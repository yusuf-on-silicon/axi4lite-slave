==> flow/design.v <==
module AR #(
parameter ADDR_WIDTH = 5  
)(
    input  wire                 clk       ,          
    input  wire                 resetn    ,          
    input  wire                 ARVALID   ,          
    input  wire[ADDR_WIDTH-1:0] ARADDR    ,          
    output wire                 ARREADY   ,          
    input  wire                 RRESPREADY,          
    input  wire[1:0]            RRESP     ,          
    output wire[ADDR_WIDTH-1:0] REN       ,          
    output wire[ADDR_WIDTH-1:0] ARADDROUT            
);
parameter IDLE = 2'b00 ;
parameter READ = 2'b01 ;
parameter DONE = 2'b10 ;
reg[1:0] currentState,nextState ; 
reg[ADDR_WIDTH-1:0] araddrReg  = 0 ;         
reg                 renReg     = 0 ;         
reg                 arreadyReg = 0 ;         
reg                 addrReady  = 0 ;         
always @(posedge clk or negedge resetn) begin                 
    if(!resetn) begin
        currentState <= IDLE ;
    end else begin
        currentState <= nextState ;
    end
end
always @(*) begin
    nextState = currentState ;
    arreadyReg = 0           ;
    case (currentState)
        IDLE: begin
            arreadyReg = 1 ;
            if (ARVALID) begin
                nextState = READ ;
            end
        end
        READ: begin
            if (addrReady) begin
                nextState = DONE ;                                   
            end
        end
        DONE: begin 
            if (RRESPREADY) begin
                case (RRESP) 
                      2'b00: nextState = IDLE ;     
                      2'b01: nextState = READ ;     
                      2'b10: nextState = IDLE ;     
                      2'b11: nextState = IDLE ;     
                    default: nextState = IDLE ;     
                endcase
            end else begin
                nextState = currentState ;           
            end
        end
        default: nextState = IDLE ;                  
    endcase
end
always @(posedge clk or negedge resetn) begin
    if (!resetn) begin
        arreadyReg <= 0 ;                                                 
        renReg     <= 0 ;                                                 
        araddrReg  <= 0 ;
        addrReady  <= 0 ;
    end else begin
        renReg <= 0 ;
        case (currentState)
            READ: begin
                if (!addrReady) begin
                    araddrReg <= ARADDR ;
                    renReg <= 1         ;
                    addrReady <= 1      ;
                end 
            end
            DONE: begin
                addrReady <= 0;
            end
        endcase
    end
end
assign ARREADY   = arreadyReg ;                      
assign ARADDROUT = araddrReg  ;                      
assign REN       = renReg     ;                      
endmodule
Step by step through the tools: AR

What the tools print for AR, step after step.
Line numbers count from 1 in the design file above.
Cell names lack the library's common part.
A cell with -- has no value.

Top: AR
Clock port: clk
Standard-cell library: sky130hd
Library corner: tt_025C_1v80

Word-level counts

Source: Yosys, flattened and elaborated, memories not mapped. Widths are those after wreduce. Registers that Yosys merges into a memory's read port (data or address) are not register bits. Print and check cells do not count. Equal cells are merged and count once.

Bitwise operators: 1
Reductions and logical operators: 6
Muxes and demuxes: 8
Equal/unequal tests: 8

Operators with widths:

| operator                                                       | number |
| 2-bit equality test with constant B                            | 3 |
| 2-bit inequality test with constant B                          | 3 |
| 2-bit parallel mux with 3-bit select                           | 1 |
| 2-bit 2-to-1 mux                                               | 3 |
| 2-bit by 1-bit equality test with 1-bit output with constant B | 2 |
| 2-bit zero test                                                | 2 |
| 2-bit parallel mux with 2-bit select                           | 1 |
| 3-bit AND reduction                                            | 1 |
| 3-bit OR reduction                                             | 1 |
| 2-bit AND reduction                                            | 1 |
| 2-bit nonzero test                                             | 1 |
| 1-bit parallel mux with 2-bit select                           | 1 |
| 1-bit 2-to-1 mux                                               | 2 |
| 1-bit inverter                                                 | 1 |

Input bits: 11
Output and inout port bits: 11
Register bits: 9
Word-level cells: 27

Depth

Depth = most cells in a row (Yosys ltp): at word level without a register or memory, in the mapped netlist without a sequential cell, where the memories' decode and read muxes count.

Word-level depth: 5
ABC_AREA: 0
Depth in mapped cells: 3
Depth with buffers taken out: 2

Netlist

Yosys stat after the flow's synthesis: flattened, memories mapped to cells. It holds for the ABC_AREA given above (unset counts as 0); a run with the other value may have another netlist.

Cell types:

| cell    | number | area in all (µm²) |
| dfrtp_1 | 9      | 225.216 |
| mux2_4  | 5      | 75.072 |
| buf_4   | 6      | 45.043 |
| dfstp_2 | 1      | 26.275 |
| nor2b_4 | 1      | 13.763 |
| buf_6   | 1      | 11.261 |
| a221o_1 | 1      | 10.01 |
| inv_1   | 2      | 7.507 |
| nand2_1 | 2      | 7.507 |
| nor2_1  | 2      | 7.507 |
| and2_1  | 1      | 6.256 |
| nor2b_1 | 1      | 6.256 |
| o22ai_1 | 1      | 6.256 |
| o21ai_0 | 1      | 5.005 |
| conb_1  | 1      | 3.754 |

Flip-flops: 10
Cells in the netlist: 35
Chip area (Yosys): 456.7 µm²
Buffers: 7

Timing after synthesis

Source: OpenSTA report_checks on the synthesized netlist (no wires, ideal clock, input and output delay 20% of the period each), path of least setup slack; recovery checks are left aside. Register names are those of the netlist, which keeps one name where synthesis merged equal registers.

Path kind: register to register
Start point: register addrReady
End point: register araddrReg[0]
Arrival time: 0.920 ns
Delay of the path: 1.045 ns
Driving pins on the path: 4
Clock period: 1.26 ns
Slack: 0.215 ns
Buffers on the path: 1
Setup time: 0.125 ns
Period reached after synthesis: 1.045 ns

"delay of the path" is the arrival time less input delay plus setup time.
"driving pins on the path": output pins that drive a net of the path, with the launching flip-flop's if there is one; two outputs of one cell count as two.
"period reached after synthesis" is the clock period less the worst setup slack; recovery checks do not enter. This is arithmetic on one report: input and output delays are still those of the set period (20% each).
Between the ends stands the longest chain of elaborated cells between them, by number of cells; it is not shown to be the way that was timed. Of several equally long chains one is given.
Each line given opens the expression or statement behind the cell; cells for indexed reads and writes are added by Yosys, which also makes memories of some case tables.
A register here has more assigning lines than the two given.

Cell sequence: dfrtp_1 > nor2b_4 > buf_6 > mux2_4
Length of the longest elaborated chain: 2

Ends and longest elaborated chain, after synthesis:

| element             | RTL line | text |
| from (decl)         | 21       | `reg                 addrReady  = 0 ;` |
| from (assign)       | 65       | `addrReady  <= 0 ;` |
| from (assign)       | 73       | `addrReady <= 1      ;` |
| 1-bit inverter      | --       |  |
| 2-bit AND reduction | --       |  |
| to (assign)         | 64       | `araddrReg  <= 0 ;` |
| to (assign)         | 71       | `araddrReg <= ARADDR ;` |
| to (decl)           | 18       | `reg[ADDR_WIDTH-1:0] araddrReg  = 0 ;` |

Worst path after layout

From the final timing report of stored run 1: the path of least setup slack in the routed layout; clock arrival at registers is part of the times.

Path kind: register to output
Start point: register araddrReg[1]
End point: output ARADDROUT[1]
Output delay: 0.33 ns
Clock period: 1.66 ns
Buffers on the path: 1
Driving pins on the path: 2
Arrival time: 1.16 ns
Slack: 0.17 ns

Cell sequence: dfrtp_1 > clkdlybuf4s50_1
Length of the longest elaborated chain: 0

Ends and longest elaborated chain, post-layout:

| element       | RTL line | text |
| from (decl)   | 18       | `reg[ADDR_WIDTH-1:0] araddrReg  = 0 ;` |
| from (assign) | 64       | `araddrReg  <= 0 ;` |
| from (assign) | 71       | `araddrReg <= ARADDR ;` |
| to (decl)     | 12       | `output wire[ADDR_WIDTH-1:0] ARADDROUT` |

Appendix: measured runs

Stored flow runs of AR (2 of them; Yosys, OpenROAD, sky130hd). They differ in their settings and are not a sequence. Constraints: input delay and output delay 20% of the set period each, output load 0.01 pF.
"reached clock period" is the run's clock period less its worst setup slack. It is reckoned from that one timing run; input and output delays stay at 20% of the period that was set.
By "worst setup path time" is meant the share of the clock period that the worst setup path is allowed (20% is reserved at inputs, 20% at outputs), minus its slack. Clock arrival times at its registers enter into it.
"power" rests on the timing tool's default activity at the inputs, not on a simulated workload.

## Stored run 1

==> flow/run.sh <==
#!/bin/bash
# the make line also repeats the synthesis and layout settings of config.mk as NAME=value (left out here)
make -C /OpenROAD-flow-scripts/flow DESIGN_CONFIG=/design/flow/config.mk WORK_HOME=/design/flow/orfs CLKGATE_MAP_FILE= finish
==> flow/config.mk <==
export PLATFORM = sky130hd
export DESIGN_NAME = AR
export DESIGN_NICKNAME = AR
export VERILOG_FILES = /design/flow/design.v
export SDC_FILE = /design/flow/constraint.sdc
export NUM_CORES = 4
export LEC_CHECK = 0
export CAP_MARGIN = 20
export CORE_MARGIN = 2
export CORE_UTILIZATION = 40
export SLEW_MARGIN = 20
==> flow/constraint.sdc <==
create_clock -name core_clock -period 1.66 [get_ports {clk}]
set_input_delay 0.3320 -clock core_clock [delete_from_list [all_inputs] [get_ports {clk}]]
set_output_delay 0.3320 -clock core_clock [all_outputs]
set_load 0.01 [all_outputs]

| result of stored run 1 | value |
|---|---|
| netlist area reported by Yosys | 456.7 µm² |
| die footprint | 1,428.1 µm² |
| utilization | 58.2 % |
| smallest setup slack | 0.168 ns |
| total negative slack on setup checks | 0.000 ns |
| power | 1,074 µW |
| reached clock period | 1.492 ns |
| worst setup path time | 1.16 ns |
| worst setup path kind | register to output |

## Stored run 2

==> flow/run.sh <==
#!/bin/bash
# the make line also repeats the synthesis and layout settings of config.mk as NAME=value (left out here)
make -C /OpenROAD-flow-scripts/flow DESIGN_CONFIG=/design/flow/config.mk WORK_HOME=/design/flow/orfs CLKGATE_MAP_FILE= finish
==> flow/config.mk <==
export PLATFORM = sky130hd
export DESIGN_NAME = AR
export DESIGN_NICKNAME = AR
export VERILOG_FILES = /design/flow/design.v
export SDC_FILE = /design/flow/constraint.sdc
export NUM_CORES = 4
export LEC_CHECK = 0
export CAP_MARGIN = 5
export CORE_MARGIN = 2
export CORE_UTILIZATION = 62
export GPL_ROUTABILITY_DRIVEN = 0
export PLACE_DENSITY = 0.54
export SETUP_SLACK_MARGIN = 0.49
export SLEW_MARGIN = 20
==> flow/constraint.sdc <==
create_clock -name core_clock -period 1.93 [get_ports {clk}]
set_input_delay 0.3860 -clock core_clock [delete_from_list [all_inputs] [get_ports {clk}]]
set_output_delay 0.3860 -clock core_clock [all_outputs]
set_load 0.01 [all_outputs]

Stored run 2: not finished: floorplanning ended with error PDN-0185
